==> flow/design.v <==
module LIF #(
    parameter INPUT_WIDTH       = 8,    
    parameter VOLTAGE_WIDTH     = 16,  
    parameter VOLTAGE_FRAC_BITS = 8, 
    parameter THRESHOLD         = 16'h0100 
)(
    input                           clk,
    input                           rst_n,
    input                           i_valid,         
    input      signed [INPUT_WIDTH-1:0]   neuron_in,       
    output     reg                    spike_out,       
    output     reg                    o_valid          
);
reg   signed [VOLTAGE_WIDTH-1:0]    membrane_potential;
wire  signed [VOLTAGE_WIDTH-1:0]    leaky_potential;
wire  signed [VOLTAGE_WIDTH-1:0]    scaled_input;
wire  signed [VOLTAGE_WIDTH-1:0]    next_membrane_potential;
assign leaky_potential = membrane_potential - (membrane_potential >> 2);
assign scaled_input = {{(VOLTAGE_WIDTH-INPUT_WIDTH){neuron_in[INPUT_WIDTH-1]}}, neuron_in};
assign next_membrane_potential = leaky_potential + scaled_input;
reg i_valid_d1;
always @(posedge clk or negedge rst_n) begin
    if (!rst_n) begin
        i_valid_d1 <= 1'b0;
        o_valid    <= 1'b0;
    end else begin
        i_valid_d1 <= i_valid;
        o_valid <= i_valid_d1;
    end
end
always @(posedge clk or negedge rst_n) begin
    if (!rst_n) begin
        membrane_potential <= 'd0;
        spike_out          <= 1'b0;
    end else begin
        spike_out <= 1'b0;
        if (i_valid_d1) begin  
            if (membrane_potential > THRESHOLD) begin
                spike_out          <= 1'b1;    
                membrane_potential <= 'd0;      
            end else begin
                membrane_potential <= next_membrane_potential;
            end
        end
    end
end
endmodule
module lif_top (
    input                   sclk,
    input                   s_rst_n,
    input           [63:0]  stream_rx_data,
    input                   stream_leakyrelu_vld,
    input                   write_finish,
    input           [7:0]   ch0_data_i,
    input           [7:0]   ch1_data_i,
    input           [7:0]   ch2_data_i,
    input           [7:0]   ch3_data_i,
    input           [7:0]   ch4_data_i,
    input           [7:0]   ch5_data_i,
    input           [7:0]   ch6_data_i,
    input           [7:0]   ch7_data_i,
    input                   ch_data_vld_i,
    output  wire    [7:0]   ch0_data_o,
    output  wire    [7:0]   ch1_data_o,
    output  wire    [7:0]   ch2_data_o,
    output  wire    [7:0]   ch3_data_o,
    output  wire    [7:0]   ch4_data_o,
    output  wire    [7:0]   ch5_data_o,
    output  wire    [7:0]   ch6_data_o,
    output  wire    [7:0]   ch7_data_o,
    output  wire            ch_data_vld_o
);
wire                    spike_out_ch0, spike_out_ch1, spike_out_ch2, spike_out_ch3;
wire                    spike_out_ch4, spike_out_ch5, spike_out_ch6, spike_out_ch7;
reg     [1:0]           data_vld_delay;
always @(posedge sclk or negedge s_rst_n) begin
    if (s_rst_n == 1'b0)
        data_vld_delay <= 2'd0;
    else
        data_vld_delay <= {data_vld_delay[0], ch_data_vld_i};
end
assign ch_data_vld_o = data_vld_delay[1];
genvar i;
generate
    for (i = 0; i < 8; i = i + 1) begin : lif_channel_inst
        wire [7:0] current_ch_data_i;
        wire [7:0] current_ch_data_o;
        wire       current_spike_out;
        case (i)
            0: begin
                assign current_ch_data_i = ch0_data_i;
                assign ch0_data_o = {7'b0, current_spike_out};
            end
            1: begin
                assign current_ch_data_i = ch1_data_i;
                assign ch1_data_o = {7'b0, current_spike_out};
            end
            2: begin
                assign current_ch_data_i = ch2_data_i;
                assign ch2_data_o = {7'b0, current_spike_out};
            end
            3: begin
                assign current_ch_data_i = ch3_data_i;
                assign ch3_data_o = {7'b0, current_spike_out};
            end
            4: begin
                assign current_ch_data_i = ch4_data_i;
                assign ch4_data_o = {7'b0, current_spike_out};
            end
            5: begin
                assign current_ch_data_i = ch5_data_i;
                assign ch5_data_o = {7'b0, current_spike_out};
            end
            6: begin
                assign current_ch_data_i = ch6_data_i;
                assign ch6_data_o = {7'b0, current_spike_out};
            end
            7: begin
                assign current_ch_data_i = ch7_data_i;
                assign ch7_data_o = {7'b0, current_spike_out};
            end
        endcase
        LIF #(
            .INPUT_WIDTH(8),
            .VOLTAGE_WIDTH(16)
        ) u_lif_neuron (
            .clk        (sclk),
            .rst_n      (s_rst_n),
            .i_valid    (ch_data_vld_i),
            .neuron_in  (current_ch_data_i),
            .spike_out  (current_spike_out),
            .o_valid    ()
        );
    end
endgenerate
endmodule
== From RTL to reports: lif_top ==
The steps from the RTL of lif_top to its reports follow in flow order.
Lines are those of the file above, counted from 1.
Operators: Yosys type, input widths -> output width; for muxes data width and select width s.
Library cell names are shortened.
A cell with -- has no value.
Design
  top: lif_top
  clock: sclk
  library: sky130hd
  corner: tt_025C_1v80

== After elaboration ==
Counts by Yosys on the flattened word-level netlist (proc, flatten, opt, wreduce; memories kept). Register bits leave out memories and registers merged into their read ports (data or address); mux counts leave out enables and synchronous resets folded into registers. Print and check cells are left out. Cells with the same type and inputs are merged into one.
Cells by class
  $lt $le $gt $ge: 8
  muxes and demuxes: 24
  add/subtract/negate cells: 16
Operators with widths (number)
  $sub 16x15->16: 8
  $add 16x8->16: 8
  $gt 16x9->1 const B: 8
  $mux 16: 8
  $mux 1: 16
Storage and ports
  cells after elaboration: 66
  output and inout port bits: 65
  bits of input ports: 133
  register bits after elaboration: 139

== Logic depth ==
Depth = most cells in a row (Yosys ltp): at word level without a register or memory, in the mapped netlist without a sequential cell, where the memories' decode and read muxes count.
Logic depth
  depth in word-level cells: 3
  ABC_AREA: 0
  gate-level depth with buffers: 13
  mapped depth without buffers: 13

== Netlist ==
Source: synth_stat.txt of the flow (Yosys; design flattened, memories mapped). It holds for the ABC_AREA given above (unset counts as 0); a run with the other value may have another netlist.
Cells by type
  dfrtp_1: number 138, area in all 3.45E+03 µm²
  fa_1: number 112, area in all 2242.15 µm²
  ha_1: number 144, area in all 1.8E+03 µm²
  inv_1: number 442, area in all 1.66E+03 µm²
  o21ai_0: number 108, area in all 540.518 µm²
  buf_4: number 64, area in all 480.461 µm²
  xnor2_1: number 51, area in all 446.678 µm²
  a21oi_1: number 79, area in all 395.379 µm²
  a21o_1: number 45, area in all 337.824 µm²
  nor2_1: number 85, area in all 319.056 µm²
  o22ai_1: number 45, area in all 281.52 µm²
  xor2_1: number 32, area in all 280.269 µm²
  nand3_1: number 50, area in all 250.24 µm²
  nand2_1: number 55, area in all 206.448 µm²
  a31o_2: number 22, area in all 192.685 µm²
  nor4_1: number 25, area in all 156.4 µm²
  o21a_1: number 18, area in all 135.13 µm²
  nor2b_1: number 21, area in all 131.376 µm²
Not listed: further types 50, cells in them 253.
Synthesis totals
  mapped flip-flops: 138
  sequential area: 0.0034533 mm²
  mapped area: 0.0150657 mm²
  buffer cells: 100
  mapped cells: 1789
The figures by module come from a second, unflattened synthesis with its own total; it is not the netlist above.
Unflattened totals
  cell total of the unflattened synthesis: 1883
  area total of the unflattened synthesis: 0.0160091 mm²
Each row is one instance without its submodules.
Modules
  LIF: instances 8, cells 227, seq. area 0.0004755 mm², area 0.0019344 mm²
  lif_top: instances 1, cells 67, seq. area 0.00005 mm², area 0.0005343 mm²

== Timing after synthesis ==
OpenSTA on the mapped netlist: ideal clock, no wires. The path of least setup slack (recovery checks aside). Input and output delay are each 20% of the period. Register names are those of the netlist, which keeps one name where synthesis merged equal registers.
Timing path after synthesis
  path kind: input -> register
  start point: in ch1_data_i[7]
  end point: reg lif_channel_inst[1].u_lif_neuron.membrane_potential[14]
  time at the first pin: 0.966 ns
  stages: 11
  required time: 4.697 ns
  external input delay: 0.966 ns
  buffers on the path: 0
  setup slack: 1.374 ns
  path delay: 2.490 ns
  library setup time: 0.133 ns
  clock period: 4.83 ns
  arrival: 3.323 ns
  period reached after synthesis: 3.456 ns
"path delay" is the arrival time less input delay plus setup time.
"stages": output pins that drive a net of the path, with the launching flip-flop's if there is one; two outputs of one cell count as two.
"period reached after synthesis" is the clock period less the worst setup slack; recovery checks do not enter. This is arithmetic on one report: input and output delays are still those of the set period (20% each).
Between the ends stands the longest chain of elaborated cells between them, by number of cells; it is not shown to be the way that was timed. Of several equally long chains one is given.
Each line given opens the expression or statement behind the cell; cells for indexed reads and writes are added by Yosys, which also makes memories of some case tables.
A register here has more assigning lines than the two given.
On the way, after synthesis
  cells stage by stage: inv_1 -> fa_1 -> inv_1 -> ha_1 -> a21o_1 -> a21oi_1 -> nor2b_1 -> o311a_1 -> a311oi_1 -> xor2_1 -> o22ai_1
  length of the longest elaborated chain: 2
  elaborated cells between the ends (all ways): 2
  RTL lines with such cells: 2
  those cells by class: add/sub (1); mux (1)
RTL lines, path after synthesis
  start: declaration: line 55  | input           [7:0]   ch1_data_i,
  $add 16x8->16: line 20  | assign next_membrane_potential = leaky_potential + scaled_input;
  $mux 16: line 38  | if (membrane_potential > THRESHOLD) begin
  end: assignment: line 40  | membrane_potential <= 'd0;
  end: assignment: line 42  | membrane_potential <= next_membrane_potential;
  end: declaration: line 14  | reg   signed [VOLTAGE_WIDTH-1:0]    membrane_potential;

== Timing after layout ==
From the final timing report of run 1: the path of least setup slack in the routed layout; clock arrival at registers is part of the times.
Timing path post-layout
  path kind: input -> register
  start point: in ch1_data_i[1]
  end point: reg lif_channel_inst[1].u_lif_neuron.membrane_potential[7]
  stages: 12
  setup slack: 0.53 ns
  external input delay: 0.77 ns
  arrival: 3.65 ns
  time at the first pin: 0.77 ns
  clock period: 3.86 ns
  buffers on the path: 1
  library setup time: 0.11 ns
  required time: 4.18 ns
Between the ends stands the longest chain of elaborated cells between them, by number of cells; it is not shown to be the way that was timed. Of several equally long chains one is given.
A register here has more assigning lines than the two given.
On the way, post-layout
  cells stage by stage: clkdlybuf4s50_1 -> inv_1 -> fa_1 -> inv_1 -> ha_1 -> a21o_1 -> a21o_1 -> a21o_1 -> a2111oi_2 -> nor3_1 -> xor2_1 -> a31o_2
  length of the longest elaborated chain: 2
  elaborated cells between the ends (all ways): 2
  RTL lines with such cells: 2
  those cells by class: add/sub (1); mux (1)
RTL lines, path post-layout
  start: declaration: line 55  | input           [7:0]   ch1_data_i,
  $add 16x8->16: line 20  | assign next_membrane_potential = leaky_potential + scaled_input;
  $mux 16: line 38  | if (membrane_potential > THRESHOLD) begin
  end: assignment: line 40  | membrane_potential <= 'd0;
  end: assignment: line 42  | membrane_potential <= next_membrane_potential;
  end: declaration: line 14  | reg   signed [VOLTAGE_WIDTH-1:0]    membrane_potential;

Record of 2 stored runs of the RTL-to-layout flow on lif_top, platform sky130hd. The runs are unordered. Constraints: input delay and output delay 20% of the set period each, output load 0.01 pF.
By "critical path time" is meant the share of the clock period that the worst setup path is allowed (20% is reserved at inputs, 20% at outputs), minus its slack. Clock arrival times at its registers enter into it.

==> run 1: settings <==
{ "period_ns": 3.86, "SETUP_SLACK_MARGIN": 0.42, "CAP_MARGIN": 20, "CORE_MARGIN": 2, "CORE_UTILIZATION": 40, "SLEW_MARGIN": 20 }
==> run 1: results <==
chip area in the Yosys report: 0.0150657 mm²
die outline area: 0.0392317 mm²
area of the standard cells in the finished layout: 0.0173729 mm²
utilization of the finished layout: 46.5%
worst slack on setup checks: 0.530 ns
setup TNS: 0.000 ns
critical path time: 2.56 ns
class of the worst setup path: input -> register

==> run 2: settings <==
{ "period_ns": 3.56, "CORE_UTILIZATION": 34, "SETUP_SLACK_MARGIN": -0.16, "PLACE_DENSITY_LB_ADDON": 0.14, "CORE_ASPECT_RATIO": 0.59, "CORE_MARGIN": 8, "CELL_PAD_IN_SITES_GLOBAL_PLACEMENT": 1, "CELL_PAD_IN_SITES_DETAIL_PLACEMENT": 1, "TNS_END_PERCENT": 100, "CTS_CLUSTER_SIZE": 24, "CAP_MARGIN": 5, "MIN_ROUTING_LAYER": "met1", "SLEW_MARGIN": 20 }
==> run 2: results <==
chip area in the Yosys report: 0.0150657 mm²
die outline area: 0.051539 mm²
area of the standard cells in the finished layout: 0.0184577 mm²
utilization of the finished layout: 42.0%
worst slack on setup checks: 0.156 ns
setup TNS: 0.000 ns
critical path time: 2.69 ns
class of the worst setup path: input -> register
